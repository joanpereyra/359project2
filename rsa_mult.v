==> flow/design.v <==
`timescale 1ns / 1ps
module bit_adder_2n #(parameter N=128)(
	input [N-1:0] a,
	input [N-1:0] b,
	input c,
	output [N-1:0] sum,
	output carry_out,
	output P_ik,
	output G_ik
    );
wire [N*2-1:0] wire_p;
wire [N*2-1:0] wire_g;
wire [2*N-1:0] wire_carry;
assign wire_carry[2*N-2] = c;  
generate 
	genvar i;
	for (i = 0; i < N; i = i+1)
		begin: N_block
		block_spg A(
				.a(a[i]),
				.b(b[i]),
				.c(wire_carry[i]),
				.p(wire_p[i]),
				.g(wire_g[i]),
				.s(sum[i])
				);
		if (i < N-1)  
				block_B B(
				.G_jk(wire_g[2*i+1]),
				.P_jk(wire_p[2*i+1]),
				.G_ij(wire_g[2*i]),
				.P_ij(wire_p[2*i]),
				.c_i(wire_carry[N+i]),
				.G_ik(wire_g[i+N]),
				.P_ik(wire_p[i+N]),
				.c_iout(wire_carry[2*i]),
				.c_j(wire_carry[2*i+1])
				);
		end
 endgenerate
assign P_ik = wire_p[N+(N-2)];
assign G_ik = wire_g[N+(N-2)];
assign carry_out = G_ik | (P_ik & c);
endmodule
`timescale 1ns / 1ps
module block_B(
	input G_jk,
	input P_jk,
	input G_ij,
	input P_ij,
	input c_i,
	output G_ik,
	output P_ik,
	output c_iout,
	output c_j
    );
assign G_ik = G_jk | (P_jk & G_ij);
assign P_ik = P_jk & P_ij;
assign c_j = G_ij | (P_ij & c_i);
assign c_iout = c_i;
endmodule
`timescale 1ns / 1ps
module block_spg(
	input a,
	input b,
	input c,
	output p,
	output g,
	output s
    );
assign s = a^b^c;
assign p = a | b;
assign g = a & b;
endmodule
`timescale 1ns / 1ps
module rsa_mult(
	input clk,
	input rst,
	input [127:0] a,
	input [127:0] b,
	output [255:0] c_mult,
	output done
    );
	reg [127:0] multiplicand;
	reg [256:0] P;  
	reg [127:0] partial_prod;
	wire [127:0] sum_out;
	reg [7:0] counter;
	parameter [1:0] IDLE = 2'b00,
						 ADD = 2'b01,
						 NO_ADD = 2'b10,
						 END = 2'b11;
	reg [1:0] state;
	assign c_mult = P[255:0];
	assign done = state[1] & state[0];	 
	bit_adder_2n #(128) Adder(.a(P[255:128]), .b(partial_prod), .c(1'b0), .sum(sum_out), .carry_out(carry));
	always @(posedge clk) begin
		if (rst) begin 
			state = IDLE;
			counter <= 0;
		end else begin
			case(state) 
				IDLE:
					begin
						multiplicand <= a;
						P[256:128] <= 0;
						P[127:0] <= b;
						counter <= 0;
						partial_prod = P[0] * multiplicand;
						if (partial_prod) state = ADD; 
						else state = NO_ADD;
					end
				ADD:
					begin
						if (counter == 129)
							begin
								state = END;
							end
						else 
							begin
								P <= {carry, sum_out, P[127:0]} >> 1;
								partial_prod = P[0] * multiplicand;
								counter <=  counter + 1;
								if (partial_prod) state = ADD; 
								else state= NO_ADD;
							end
					end
				NO_ADD:
						begin
						if (counter == 129)
							begin
								state = END;
							end
						else 
							begin
								P <= P >> 1;
								partial_prod = P[0] * multiplicand;
								counter <=  counter + 1;
								if (partial_prod) state = ADD; 
								else state = NO_ADD;
							end
					end
				END:
					begin
						state = END;
					end
			endcase
		end
	end
endmodule
## Tool chain data of rsa_mult

What the tools print for rsa_mult, step after step.
Line numbers count from 1 in the design file above.
The mark -- stands for no value.

| inputs | value |
|---|---|
| top module | rsa_mult |
| clock port | clk |
| library | sky130hd |
| timing corner | tt_025C_1v80 |

## Elaborated design

Yosys after proc, flatten, opt, wreduce and memory -nomap, before mapping. Memory bits, and registers merged into a memory's read port (data or address), are not among the register bits. Print and check cells are not counted. Equal cells are merged and count once.

| word-level totals | value |
|---|---|
| register bits after elaboration | 523 |
| bits of input ports | 258 |
| output and inout bits | 257 |
| cells after elaboration | 1163 |

| operators by class | value |
|---|---|
| add/subtract/negate cells | 1 |
| multipliers | 1 |
| equality and inequality tests | 7 |
| multiplexer cells | 13 |
| bitwise operators | 1127 |
| reductions and logical operators | 8 |

Operator list:

| cell | number |
|---|---|
| 1-bit bitwise AND | 496 |
| 129-bit parallel mux with 3-bit select | 1 |
| 128-bit parallel mux with 3-bit select | 1 |
| 128-bit two-way mux | 3 |
| 1-bit bitwise OR | 374 |
| 129-bit two-way mux | 2 |
| 128-bit parallel mux with 2-bit select | 1 |
| 1-bit XOR | 255 |
| 1-bit by 128-bit multiplier with 128-bit output | 1 |
| 128-bit nonzero test | 1 |
| 8-bit parallel mux with 2-bit select | 1 |
| 8-bit by 1-bit adder with 8-bit output with constant B | 1 |
| 8-bit equality test with constant B | 1 |
| 8-bit two-way mux | 1 |
| 2-bit != test with constant B | 3 |
| 2-bit parallel mux with 3-bit select | 1 |
| 2-bit equality test with constant B | 2 |
| 2-bit AND reduction | 2 |
| 4-bit AND reduction | 1 |
| 2-bit two-way mux | 2 |
| 3-bit AND reduction | 1 |
| 3-bit nonzero test | 1 |
| 1-bit NOT | 2 |
| 2-bit by 1-bit equality test with 1-bit output with constant B | 1 |
| 2-bit logical NOT | 1 |
| 2-bit OR reduction | 1 |

## Longest topological paths

Yosys ltp: most cells in a row. Word level: on the elaborated netlist, between registers, memories and ports. Mapped: between sequential cells and ports; inverters and the memories' decode and read muxes count.

| logic depth | value |
|---|---|
| depth in word-level cells | 28 |
| ABC_AREA | 0 |
| gate-level depth with buffers | 17 |
| mapped depth without buffers | 17 |

## Netlist

Source: synth_stat.txt of the flow (Yosys; design flattened, memories mapped). It holds for the ABC_AREA given above (unset counts as 0); a run with the other value may have another netlist.
The area totals of this step are shown rounded.

Cell types:

| type | number | total area (µm²) |
|---|---|---|
| sky130_fd_sc_hd__edfxtp_1 | 512 | 1.54E+04 |
| sky130_fd_sc_hd__ha_1 | 260 | 3253.12 |
| sky130_fd_sc_hd__a22o_1 | 154 | 1.35E+03 |
| sky130_fd_sc_hd__fa_1 | 64 | 1.28E+03 |
| sky130_fd_sc_hd__inv_1 | 322 | 1.21E+03 |
| sky130_fd_sc_hd__buf_4 | 128 | 960.922 |
| sky130_fd_sc_hd__and2_1 | 132 | 825.792 |
| sky130_fd_sc_hd__o21ai_0 | 106 | 530.509 |
| sky130_fd_sc_hd__nand2_1 | 113 | 424.157 |
| sky130_fd_sc_hd__xor2_1 | 40 | 350.336 |
| sky130_fd_sc_hd__nor4_1 | 53 | 331.568 |
| sky130_fd_sc_hd__nor2_1 | 85 | 319.056 |
| sky130_fd_sc_hd__a21oi_1 | 57 | 285.274 |
| sky130_fd_sc_hd__clkbuf_1 | 65 | 243.984 |
| sky130_fd_sc_hd__xnor2_1 | 27 | 236.477 |
| sky130_fd_sc_hd__o21bai_1 | 27 | 202.694 |
| sky130_fd_sc_hd__dfxtp_1 | 10 | 200.192 |
| sky130_fd_sc_hd__o31ai_1 | 15 | 112.608 |

Not listed: further types 51, cells in them 127.

| synthesis totals | value |
|---|---|
| cell count | 2297 |
| mapped area | 28000 µm² |
| sequential part of the area | 16000 µm² |
| flip-flops | 522 |
| buffers | 200 |

The figures by module come from a second, unflattened synthesis with its own total; it is not the netlist above.

| unflattened totals | value |
|---|---|
| cells (unflattened synthesis) | 2358 |
| area (unflattened synthesis) | 29000 µm² |

Rows give one instance, submodules left out.

Modules:

| module | times used | cells | area (µm²) | seq. area (µm²) |
|---|---|---|---|---|
| rsa_mult | 1 | 1081 | 20000 | 16000 |
| block_spg | 128 | 6 | 45 | 0.0 |
| block_B | 127 | 4 | 29 | 0.0 |
| bit_adder_2n #(N=128) | 1 | 1 | 7.5 | 0.0 |

## Path before layout

Source: OpenSTA report_checks on the synthesized netlist (no wires, ideal clock, input and output delay 20% of the period each), path of least setup slack; recovery checks are left aside. Register names are those of the netlist, which keeps one name where synthesis merged equal registers.

| timing post-synthesis | value |
|---|---|
| path kind | input to register |
| from | input rst |
| to | register P[0] |
| period | 29.0 ns |
| external input delay | 5.800 ns |
| library setup time | 1.185 ns |
| time at the first pin | 5.800 ns |
| arrival time | 23.357 ns |
| data required time | 27.815 ns |
| path slack | 4.458 ns |
| path delay | 18.742 ns |
| stages | 2 |
| path buffers | 1 |
| synthesis period reached | 24.542 ns |

"path delay" = arrival - input delay + setup time.
"stages": output pins that drive a net of the path, with the launching flip-flop's if there is one; two outputs of one cell count as two.
"synthesis period reached" = period - worst setup slack (recovery checks aside). The figure is calculated, with input and output delays left at 20% of the set period.
The rows between start and end are the longest chain of elaborated cells between them; the timing report does not say that the signal goes this way. Where chains are equally long, one stands for them.
A line is the first line of the expression or statement that the cell stems from. Yosys adds cells for indexed reads and writes and turns some case tables into memories.
A register here has more assigning lines than the two given.

| between the ends, post-synthesis | value |
|---|---|
| cell sequence | sky130_fd_sc_hd__clkbuf_1 > sky130_fd_sc_hd__nor3_1 |
| cells in the longest elaborated chain | 2 |
| elaborated cells between the ends (all ways) | 2 |
| RTL lines with such cells | 0 |
| classes of those cells | logic: 1; reduce/logical: 1 |

Ends and longest elaborated chain, post-synthesis:

| element | RTL line | source |
|---|---|---|
| from (decl) | 78 | `input rst,` |
| 1-bit NOT | -- |  |
| 4-bit AND reduction | -- |  |
| to (assign) | 107 | `P[127:0] <= b;` |
| to (assign) | 121 | `P <= {carry, sum_out, P[127:0]} >> 1;` |
| to (decl) | 85 | `reg [256:0] P;` |

## Worst path after layout

Path of least setup slack in the final report of run 1 (OpenROAD, finished layout, wires in). Where an end is a register, its clock arrival counts in the times.

| timing after layout | value |
|---|---|
| path kind | register to output |
| from | register state[0] |
| to | output done |
| period | 32.4 ns |
| external output delay | 6.48 ns |
| time at the first pin | 0.66 ns |
| arrival time | 2.02 ns |
| data required time | 25.92 ns |
| path slack | 23.90 ns |
| stages | 3 |
| path buffers | 1 |

The rows between start and end are the longest chain of elaborated cells between them; the timing report does not say that the signal goes this way. Where chains are equally long, one stands for them.
A register here has more assigning lines than the two given.

| between the ends, after layout | value |
|---|---|
| cell sequence | sky130_fd_sc_hd__dfxtp_1 > sky130_fd_sc_hd__ha_1 > sky130_fd_sc_hd__clkdlybuf4s50_1 |
| cells in the longest elaborated chain | 1 |
| elaborated cells between the ends (all ways) | 1 |
| RTL lines with such cells | 1 |
| classes of those cells | logic: 1 |

Ends and longest elaborated chain, after layout:

| element | RTL line | source |
|---|---|---|
| from (decl) | 93 | `reg [1:0] state;` |
| from (assign) | 99 | `state = IDLE;` |
| from (assign) | 110 | `if (partial_prod) state = ADD;` |
| 1-bit bitwise AND | 95 | `assign done = state[1] & state[0];` |
| to (decl) | 82 | `output done` |

## Implementation results

2 stored runs of rsa_mult in the flow (synthesis by Yosys, layout by OpenROAD, sky130hd cells), in arbitrary order. Constraints: input delay and output delay 20% of the set period each, output load 0.01 pF.
"clock period reached" means the clock period less the worst setup slack. The figure is calculated, with input and output delays left at 20% of the set period.
"time of the worst setup path" = time allowed to the worst setup path (clock period - input delay - output delay, where it has them) - its slack; a late launch clock adds to it, a late capture clock takes from it.
"total design power" is the tool's figure for a default switching activity; nothing was simulated.
Measured values are rounded.
A setting shown as . is not set for that run.

| run name | period_ns | CORE_UTILIZATION | PLACE_DENSITY_LB_ADDON | CORE_ASPECT_RATIO | CELL_PAD_IN_SITES_GLOBAL_PLACEMENT | GPL_TIMING_DRIVEN | CTS_CLUSTER_DIAMETER | CAP_MARGIN | CORE_MARGIN | SLEW_MARGIN | SETUP_SLACK_MARGIN | HOLD_SLACK_MARGIN | TNS_END_PERCENT | CTS_CLUSTER_SIZE | MAX_ROUTING_LAYER | total negative slack (ns) | clock period reached (ns) | mapped cell area after synthesis (µm²) | standard-cell area after routing (µm²) | utilization after layout (%) | time of the worst setup path (ns) | critical path kind | lowest setup slack (ns) | worst hold slack in the final report (ns) | total design power (uW) | full die area (µm²) |
|---|---|---|---|---|---|---|---|---|---|---|---|---|---|---|---|---|---|---|---|---|---|---|---|---|---|---|
| run 1 | 32.4 | 16 | 0.19 | 1.47 | 0 | 0 | 251 | 40 | 2 | 20 | . | . | . | . | . | 0.000 | 8.498 | 28000 | 40000 | 22 | 2.02 | register to output | 24 | 0.49 | 2000 | 180000 |
| run 2 | 15.6 | 22 | 0.15 | 1.27 | . | 0 | . | 20 | 2 | 20 | 1.57 | 0.27 | 25 | 73 | met4 | 0.000 | 5.598 | 28000 | 39000 | 30 | 5.60 | register to register | 10 | 0.49 | 4000 | 130000 |
