==> flow/design.v <==
`timescale 1ns / 1ps
module AddSubCLA129Bits(
		input [128:0] a,
		input [128:0] b,
		input add_sub,
		output [128:0] s,
		output carry_out
		);
		wire c [0:254];
		wire g [0:254];
		wire p [0:254];
		wire b_add_sub [128:0];
		wire [1:0] g_con, p_con;
		wire c_con;
		assign carry_out = (g_con[1]|(p_con[1]&add_sub))^add_sub;
		generate
		genvar i;
			for(i = 0; i<129; i = i+1)
			begin: Block_Generator
				if (i < 128)
					BlockA A(
						.a(a[i]),
						.b(b_add_sub[i]),
						.s(s[i]),
						.g(g[i]),
						.p(p[i]),
						.c_in(c[i])
						);
				if	(i < 127)
					BlockB B(
						.c_in(c[i+128]),
						.c_pass(c[2*i]),
						.c_out(c[2*i+1]),
						.G_ij(g[2*i]),
						.G_jk(g[2*i+1]),
						.G_out(g[i+128]),
						.P_ij(p[2*i]),
						.P_jk(p[2*i+1]),
						.P_out(p[i+128])
						);
				assign b_add_sub[i] = b[i]^add_sub;
			end
		endgenerate
		BlockA LastBit_A(
			.a(a[128]),
			.b(b_add_sub[128]),
			.s(s[128]),
			.g(g_con[0]),
			.p(p_con[0]),
			.c_in(c_con)
			);
		BlockB B_08(
			.c_in(add_sub),
			.c_pass(c[254]),
			.c_out(c_con),
			.G_ij(g[254]),
			.G_jk(g_con[0]),
			.G_out(g_con[1]),
			.P_ij(p[254]),
			.P_jk(p_con[0]),
			.P_out(p_con[1])
			);
endmodule
`timescale 1ns / 1ps
module BlockA(
    input a,
    input b,
    output p,
    output g,
    input c_in,
    output s
    );
	assign s = a^b^c_in; 	 
	assign g = a&b;		 
	assign p = a + b;		 
endmodule
`timescale 1ns / 1ps
module BlockB(
    input G_jk,
    input P_jk,
    input G_ij,
    input P_ij,
    input c_in,
    output c_pass,
    output c_out,
    output G_out,
    output P_out
    );
	assign c_pass = c_in;							 
	assign G_out = G_jk + (P_jk & G_ij);
	assign P_out = P_jk & P_ij;
	assign c_out = G_ij + (P_ij & c_in);
endmodule
`timescale 1ns / 1ps
module CLATreeAdder128Bit(
		input [127:0] a,
		input [127:0] b,
		input carry_in,
		output [127:0] s,
		output carry_out
		);
		wire c [0:254];
		wire g [0:254];
		wire p [0:254];
		assign c[254] = carry_in;
		assign carry_out = g[254]|(p[254]&carry_in);
		generate
		genvar i;
			for(i = 0; i<128; i = i+1)
			begin: Block_Generator
				BlockA A(
					.a(a[i]),
					.b(b[i]),
					.s(s[i]),
					.g(g[i]),
					.p(p[i]),
					.c_in(c[i])
					);
				if	(i < 127)
					BlockB B(
						.c_in(c[i+128]),
						.c_pass(c[2*i]),
						.c_out(c[2*i+1]),
						.G_ij(g[2*i]),
						.G_jk(g[2*i+1]),
						.G_out(g[i+128]),
						.P_ij(p[2*i]),
						.P_jk(p[2*i+1]),
						.P_out(p[i+128])
						);
			end
		endgenerate
endmodule
`timescale 1ns / 1ps
module EightBitAdder(
    input [7:0] a,
    input [7:0] b,
	 input carry_in,
    output [7:0] s,
    output carry_out
    );
		wire c [0:14];
		wire g [0:14];
		wire p [0:14];
		assign c[14] = carry_in;
		assign carry_out = g[14]|(p[14]&carry_in);
		generate
		genvar i;
			for(i = 0; i<8; i = i+1)
			begin: Block_Generator
				BlockA A(
					.a(a[i]),
					.b(b[i]),
					.s(s[i]),
					.g(g[i]),
					.p(p[i]),
					.c_in(c[i])
					);
				if	(i < 7)
					BlockB B(
						.c_in(c[i+8]),
						.c_pass(c[2*i]),
						.c_out(c[2*i+1]),
						.G_ij(g[2*i]),
						.G_jk(g[2*i+1]),
						.G_out(g[i+8]),
						.P_ij(p[2*i]),
						.P_jk(p[2*i+1]),
						.P_out(p[i+8])
						);
			end
		endgenerate
endmodule
`timescale 1ns / 1ps
module SequentialMultiplier128Bit(
    input [127:0] a,
    input [127:0] b,
	 input reset_n,
	 input clk,
    output [255:0] p,
	 output done,
	 output [1:0] state_out,
	 output [3:0] count_out
    );
	 parameter [1:0] 	START = 2'b00,
							ACCUM = 2'b01,
							SHIFT = 2'b10,
							DONE = 2'b11;
	 reg [127:0] a_shift, sum_shift;
	 reg [7:0] counter;
	 reg [1:0] state ;
	 reg c_reg;
	 wire [127:0] ab, sum;
	 wire carry;
	 CLATreeAdder128Bit add (
		.a(ab),
		.b(sum_shift),
		.carry_in(1'b0),
		.s(sum),
		.carry_out(carry)
		);
	 generate
	 genvar i;
		 for(i = 0; i<128; i = i+1)
		 begin: a_gen
			assign ab[i] = a_shift[0]&b[i];
		 end
	 endgenerate
	 always @(posedge clk or negedge reset_n)
	 begin
		if (!reset_n) 
			state <= START;
		else
		begin
		case (state)
			START :	begin
							a_shift = a;
							sum_shift = 128'h00000000000000000000000000000000;
							counter = 8'b00000000;
							state <= ACCUM;
						end
			ACCUM :	begin
							sum_shift = sum;
							c_reg = carry;
							state <= SHIFT;
						end
			SHIFT :	begin
							{c_reg, sum_shift, a_shift} = {1'b0, c_reg, sum_shift, a_shift[127:1]};
							counter = counter + 1;
							state <= (counter == 128)? DONE : ACCUM;
						end
			DONE :	begin
							state <= DONE;
						end
		endcase
		end
	 end
	 assign count_out = counter;
	 assign state_out = state;
	 assign p = {sum_shift, a_shift};
	 assign done = state[0]&state[1];
endmodule
`timescale 1ns / 1ps
module encrypt_try(
	input clock,
	input [127:0] message,
   input start,
   input reset,
   input [127:0] key,
	input [127:0] n,
   output done,
   output reg [127:0] message_enc
   );
	wire [255:0] mult_prod;
	wire [127:0] div_quot, div_remain;
	wire mult_done, div_done;
	reg [7:0] counter;
	reg [127:0] mult_a, mult_b, dividend, divisor, c, key_shift, m;
	reg mult_start, div_start;
	reg [2:0] state;
	SequentialMultiplier128Bit rsa_multiply(
		.a(mult_a),
		.b(mult_b),
		.clk(clock),
		.reset_n(mult_start),
		.p(mult_prod),
		.done(mult_done)
		);
	rsa_div rsa_divide(
		.dividend_q(dividend),
		.divisor_m(divisor),
		.clk(clock),
		.reset_n(div_start),
		.done(div_done),
		.quotient(div_quot),
		.remainder(div_remain)
		);
	parameter [2:0] 	IDLE = 3'd0, 
							C_SQ = 3'd1,
							DIV_A = 3'd2,
							A_DONE = 3'd3,
							C_M = 3'd4,
							DIV_B = 3'd5,
							B_DONE = 3'd6,
							DONE = 3'd7;
	always@(posedge clock or posedge reset) begin
		if (reset) begin
			counter = 7'd0;
			c = 127'b0;
			state = IDLE;
			end
		else begin
			case (state)
				IDLE	:	begin
								c = 127'b1;
								counter = 7'd0;
								mult_a = c;
								mult_b = c;
								if (start) begin
									mult_start = 1'b1;
									divisor = n;
									key_shift = key;
									m = message;
									state = C_SQ;
								end
							end
				C_SQ	:	begin
								if (mult_done) begin
									dividend = mult_prod[127:0];
									div_start = 1'b1;
									state = DIV_A;
								end
							end
				DIV_A	:	begin
								if (div_done) begin
									c = div_remain;
									state = A_DONE;
								end
							end
				A_DONE :	begin
								if (key_shift[127]) begin
									mult_a = c;
									mult_b = m;
									mult_start = 1'b1;
									state = C_M;
								end else begin
									state = B_DONE;
								end
							end
				C_M	:	begin
								if (mult_done) begin
									dividend = mult_prod[127:0];
									div_start = 1'b1;
									state = DIV_B;
								end
							end
				DIV_B	:	begin
								if (div_done) begin
									c = div_remain;
									state = B_DONE;
								end
							end
				B_DONE :	begin
								if (counter == 127) begin
									message_enc = c;
									state = DONE;
								end else begin
									key_shift = key_shift << 1;
									counter = counter + 1;
									mult_a = c;
									mult_b = c;
									mult_start = 1'b1;
									state = C_SQ;
								end
							end
				DONE	:	begin
								state = done;
							end
			endcase
		end
	end
	assign done = &state[2:0];
endmodule
`timescale 1ns / 1ps
module rsa_div(
    input [127:0] dividend_q,
    input [127:0] divisor_m,
    input clk,
	 input reset_n,
    output [127:0] quotient,
	 output [127:0] remainder,
	 output done,
	 output [2:0] state_out,
	 output [7:0] count_out
    );
	parameter [2:0] 	START = 3'b000,
							SHIFT = 3'b001,
							ACCUM = 3'b010,
							FIX_REMAINDER = 3'b011,
							DONE = 3'b100,
							SPECIAL = 3'b101;
	reg [2:0] state;
	reg [7:0] count;
	reg [127:0] q_shift;
	reg [128:0] a_shift;
	reg add_sub_control;
	wire [129:0] add_sub_out;
	wire [7:0] count_plusone;
	EightBitAdder count_inc (
		.a(count),
		.b(8'b0),
		.carry_in(1'b1),
		.s(count_plusone),
		.carry_out()
		);
	AddSubCLA129Bits add_sub (
		.a(a_shift), 
		.b({1'b0, divisor_m}), 
		.add_sub(add_sub_control), 
		.s(add_sub_out[128:0]), 
		.carry_out(add_sub_out[129])
		);
	always @(posedge clk or negedge reset_n)
	begin
		if (!reset_n) 
			state <= START;
		else
		begin
			case (state)
				START: 			begin
										q_shift = dividend_q;
										a_shift = 129'h000000000000000000000000000000000;
										add_sub_control = 1;
										count = 8'h00;
										state <= SHIFT;
									end
				SHIFT: 			begin
									count = count + 1;
									{a_shift, q_shift} = {a_shift[128:0], q_shift, 1'b0};
									state <= ACCUM;
									end
				ACCUM:			begin
									a_shift = add_sub_out[128:0];
									if (add_sub_out[128])
										begin
										add_sub_control = 0;
										q_shift[0] = 0;
										end
									else
										begin
										add_sub_control = 1;
										q_shift[0] = 1;
										end
									state <= (count == 8'b10000000)? FIX_REMAINDER : SHIFT;
									end
				FIX_REMAINDER:	begin
									if (a_shift[128])
										begin
										add_sub_control = 0;
										a_shift = add_sub_out[128:0];
										state <= FIX_REMAINDER;
										end
									else
										begin
										state <= DONE;
										end
									end
				DONE:				begin
									state <= DONE;
									end
			endcase
		end
	end
	assign done = state[2];
	assign state_out = state;
	assign count_out = count;
	assign quotient = q_shift;
	assign remainder = a_shift[127:0];
endmodule
# --- Reports on encrypt_try ---
# Tool output for the design above, in the order of the flow.
# Lines are those of the file above, counted from 1.
# Operators: Yosys type, input widths -> output width; for muxes data width and select width s.
# Cell names lack the library's common part.
inputs:
  top_module: "encrypt_try"
  clock: "clock"
  cell_library: "sky130hd"
  lib_corner: "tt_025C_1v80"

# --- Word-level counts ---
# Source: Yosys, flattened and elaborated. Widths are those after wreduce. Registers that Yosys merges into a memory's read port (data or address) are not register bits. Print and check cells do not count. Equal cells are merged and count once.
op_classes:
  n_addsub: 760
  n_mul: 0
  div_mod_pow: 0
  compare: 0
  n_eq: 28
  shifts: 0
  muxes: 51
  logic: 1785
  n_reduce_logical: 36
op_table:
  columns: ["cell", "n"]
  rows:
  - ["$mux 128", 14]
  - ["$pmux 128 s3", 3]
  - ["$and 1x1->1", 1134]
  - ["$pmux 128 s2", 3]
  - ["$add 1x1->1", 757]
  - ["$xor 1x1->1", 641]
  - ["$pmux 129 s4", 1]
  - ["$pmux 127 s2", 1]
  - ["$mux 129", 1]
  - ["$pmux 8 s2", 3]
  - ["$add 8x1->8 const B", 3]
  - ["$pmux 3 s8", 1]
  - ["$mux 3", 7]
  - ["$reduce_and 3->1", 6]
  - ["$reduce_and 2->1", 8]
  - ["$eq 8x8->1 const B", 2]
  - ["$eq 3x3->1 const B", 5]
  - ["$pmux 3 s5", 1]
  - ["$ne 2x1->1 const B", 7]
  - ["$reduce_or 7->1", 2]
  - ["$eq 3x2->1 const B", 4]
  - ["$reduce_or 6->1", 2]
  - ["$not 1->1", 10]
  - ["$reduce_and 5->1", 2]
  - ["$reduce_or 5->1", 2]
  - ["$pmux 1 s3", 3]
  - ["$ne 2x2->1 const B", 4]
  - ["$reduce_or 2->1", 4]
# Other operator kinds: 16; their cells: 29.
word_totals:
  ff_bits: 1573
  latchBits: 0
  ram_bits: 0
  romBits: 0
  clocked_rd_ports_x_width: 0
  mem_count: 0
  inputBits: 387
  out_inout_bits: 129
  wordCells: 2684

# --- Logic depth ---
# Yosys ltp: most cells in a row. Word level: on the elaborated netlist, between registers, memories and ports. Mapped: between sequential cells and ports; inverters and the memories' decode and read muxes count.
depth:
  word_depth: 30
  abc_area: 0
  ltp_mapped: 31
  depth_no_buf: 29

# --- Synthesis result ---
# Yosys stat after the flow's synthesis: flattened, memories mapped to cells. It holds for the ABC_AREA given above (unset counts as 0); a run with the other value may have another netlist.
# The area totals of this step are shown rounded.
types:
  columns: ["type", "n", "type_area_um2"]
  rows:
  - ["edfxtp_1", 1430, 4.29E+04]
  - ["nand2_1", 1271, 4.77E+03]
  - ["dfrtp_1", 139, 3.48E+03]
  - ["ha_1", 264, 3.3E+03]
  - ["xor2_1", 371, 3.25E+03]
  - ["fa_1", 127, 2.54E+03]
  - ["xnor2_1", 209, 1.83E+03]
  - ["and2_1", 272, 1.7E+03]
  - ["mux2_2", 131, 1.48E+03]
  - ["a22o_1", 134, 1.17E+03]
  - ["a22oi_1", 125, 938.4]
  - ["clkbuf_1", 239, 897.11]
  - ["nor2_1", 232, 870.835]
  - ["o21ai_0", 151, 755.725]
  - ["inv_1", 197, 739.459]
  - ["o31ai_1", 62, 465.446]
  - ["nand4_1", 70, 437.92]
  - ["o22ai_1", 60, 375.36]
# Not listed: further types 63, cells in them 545.
synth_totals:
  mapped_cells: 6029
  yosys_area_um2: 76000
  sequential_area_um2: 46000
  ff_cells: 1571
  n_buf: 266
# By module: a second synthesis without flattening, with its own total; a netlist apart from the flattened one above.
hier_totals:
  cells_unflattened: 6105
  area_unflattened_um2: 77000
# Each row is one instance without its submodules.
modules:
  columns: ["mod", "n_inst", "cells", "mod_area_um2", "mod_seq_area_um2"]
  rows:
  - ["encrypt_try", 1, 1986, 36000, 30000]
  - ["SequentialMultiplier128Bit", 1, 905, 12000, 8000]
  - ["rsa_div", 1, 1023, 12000, 8100]
  - ["BlockB", 255, 6, 39, 0.0]
  - ["BlockA", 257, 2, 21, 0.0]
  - ["AddSubCLA129Bits", 1, 146, 1400, 0.0]
  - ["CLATreeAdder128Bit", 1, 1, 7.5, 0.0]

# --- Worst setup path after synthesis ---
# Path of least setup slack by OpenSTA after synthesis, without wires, with an ideal clock, recovery checks aside; 20% of the period is set as input and as output delay. Where synthesis merged equal registers, the netlist keeps one of their names.
synth_path:
  path_kind: "in2reg"
  from: "input port reset"
  to: "register mult_a[0]"
  period_ps: 23800
  input_delay_ps: 4760
  setup_time_ps: 1190
  t_first_pin_ps: 4760
  arrival_time_ps: 22333
  required_ps: 22610
  slack_ps: 277
  delay_ps: 18763
  stages: 1
  path_buffers: 0
  period_less_setup_slack_ps: 23523
# "delay_ps" = arrival - input delay + setup time.
# "stages": output pins that drive a net of the path, with the launching flip-flop's if there is one; two outputs of one cell count as two.
# "period_less_setup_slack_ps" is the clock period less the worst setup slack; recovery checks do not enter. This is arithmetic on one report: input and output delays are still those of the set period (20% each).
# Between the ends stands the longest chain of elaborated cells between them, by number of cells; it is not shown to be the way that was timed. Of several equally long chains one is given.
# Each line given opens the expression or statement behind the cell; cells for indexed reads and writes are added by Yosys, which also makes memories of some case tables.
# A register here has more assigning lines than the two given.
synth_via:
  cell_sequence: "nor3_1"
  elab_chain_cells: 2
  cells_between: 2
  lines_between: 0
  cone_classes: "1 x logic; 1 x reduce/logical"
synth_lines:
  columns: ["item", "line_no", "text"]
  rows:
  - ["from (decl)", 248, "input reset,"]
  - ["$not 1->1", null, null]
  - ["$reduce_and 4->1", null, null]
  - ["to (assign)", 297, "mult_a = c;"]
  - ["to (assign)", 322, "mult_a = c;"]
  - ["to (decl)", 258, "reg [127:0] mult_a, mult_b, dividend, divisor, c, key_shift, m;"]

# --- Timing after layout ---
# Path of least setup slack in the final report of run 1 (OpenROAD, finished layout, wires in). Where an end is a register, its clock arrival counts in the times.
# The report prints the path's times to 10 ps; the period is as set.
layout_path:
  path_kind: "in2reg"
  from: "input port reset"
  to: "register divisor[9]"
  period_ps: 36300
  input_delay_ps: 7260
  setup_time_ps: 370
  t_first_pin_ps: 7260
  arrival_time_ps: 11050
  required_ps: 36680
  slack_ps: 25640
  stages: 5
  path_buffers: 3
# Between the ends stands the longest chain of elaborated cells between them, by number of cells; it is not shown to be the way that was timed. Of several equally long chains one is given.
layout_via:
  cell_sequence: "clkdlybuf4s50_1 inv_6 and3_4 buf_4 buf_4"
  elab_chain_cells: 2
  cells_between: 2
  lines_between: 0
  cone_classes: "1 x logic; 1 x reduce/logical"
layout_lines:
  columns: ["item", "line_no", "text"]
  rows:
  - ["from (decl)", 248, "input reset,"]
  - ["$not 1->1", null, null]
  - ["$reduce_and 3->1", null, null]
  - ["to (assign)", 301, "divisor = n;"]
  - ["to (decl)", 258, "reg [127:0] mult_a, mult_b, dividend, divisor, c, key_shift, m;"]

# Measured results for encrypt_try: 2 stored runs of the Yosys and OpenROAD flow on sky130hd. The settings differ; the order carries no meaning. The constraints put input and output delay at 20% of the set period each and load the outputs with 0.01 pF.
# "worst_setup_path_time_ps" = time allowed to the worst setup path (clock period - input delay - output delay, where it has them) - its slack; a late launch clock adds to it, a late capture clock takes from it.
# "worst_setup_path_time_ps" is given in steps of 10 ps.
# The results are shown rounded.
runs:
  - name: "run 1"
    settings:
      period_ns: 36.3
      CORE_UTILIZATION: 60
      SETUP_SLACK_MARGIN: 5.0
      CORE_MARGIN: 3
      CELL_PAD_IN_SITES_GLOBAL_PLACEMENT: 2
      ABC_AREA: 0
      GPL_TIMING_DRIVEN: 1
      CAP_MARGIN: 5
      MIN_ROUTING_LAYER: "met1"
      SLEW_MARGIN: 20
    results:
      synthesis_area_um2: 76000
      fin_ws_ps: 26000
      finalUtil_pct: 70
      die_footprint_um2: 130000
      worst_setup_path_time_ps: 3400
      worst_path_kind: "in2reg"
  - name: "run 2"
    settings:
      period_ns: 38.9
      CORE_UTILIZATION: 56
      SETUP_SLACK_MARGIN: -2.0
      PLACE_DENSITY_LB_ADDON: 0.2
      CELL_PAD_IN_SITES_GLOBAL_PLACEMENT: 1
      GPL_TIMING_DRIVEN: 1
      CAP_MARGIN: 0
      MAX_ROUTING_LAYER: "met4"
      CORE_MARGIN: 2
      SLEW_MARGIN: 20
    results:
      synthesis_area_um2: 76000
      fin_ws_ps: 28000
      finalUtil_pct: 66
      die_footprint_um2: 140000
      worst_setup_path_time_ps: 3230
      worst_path_kind: "in2reg"
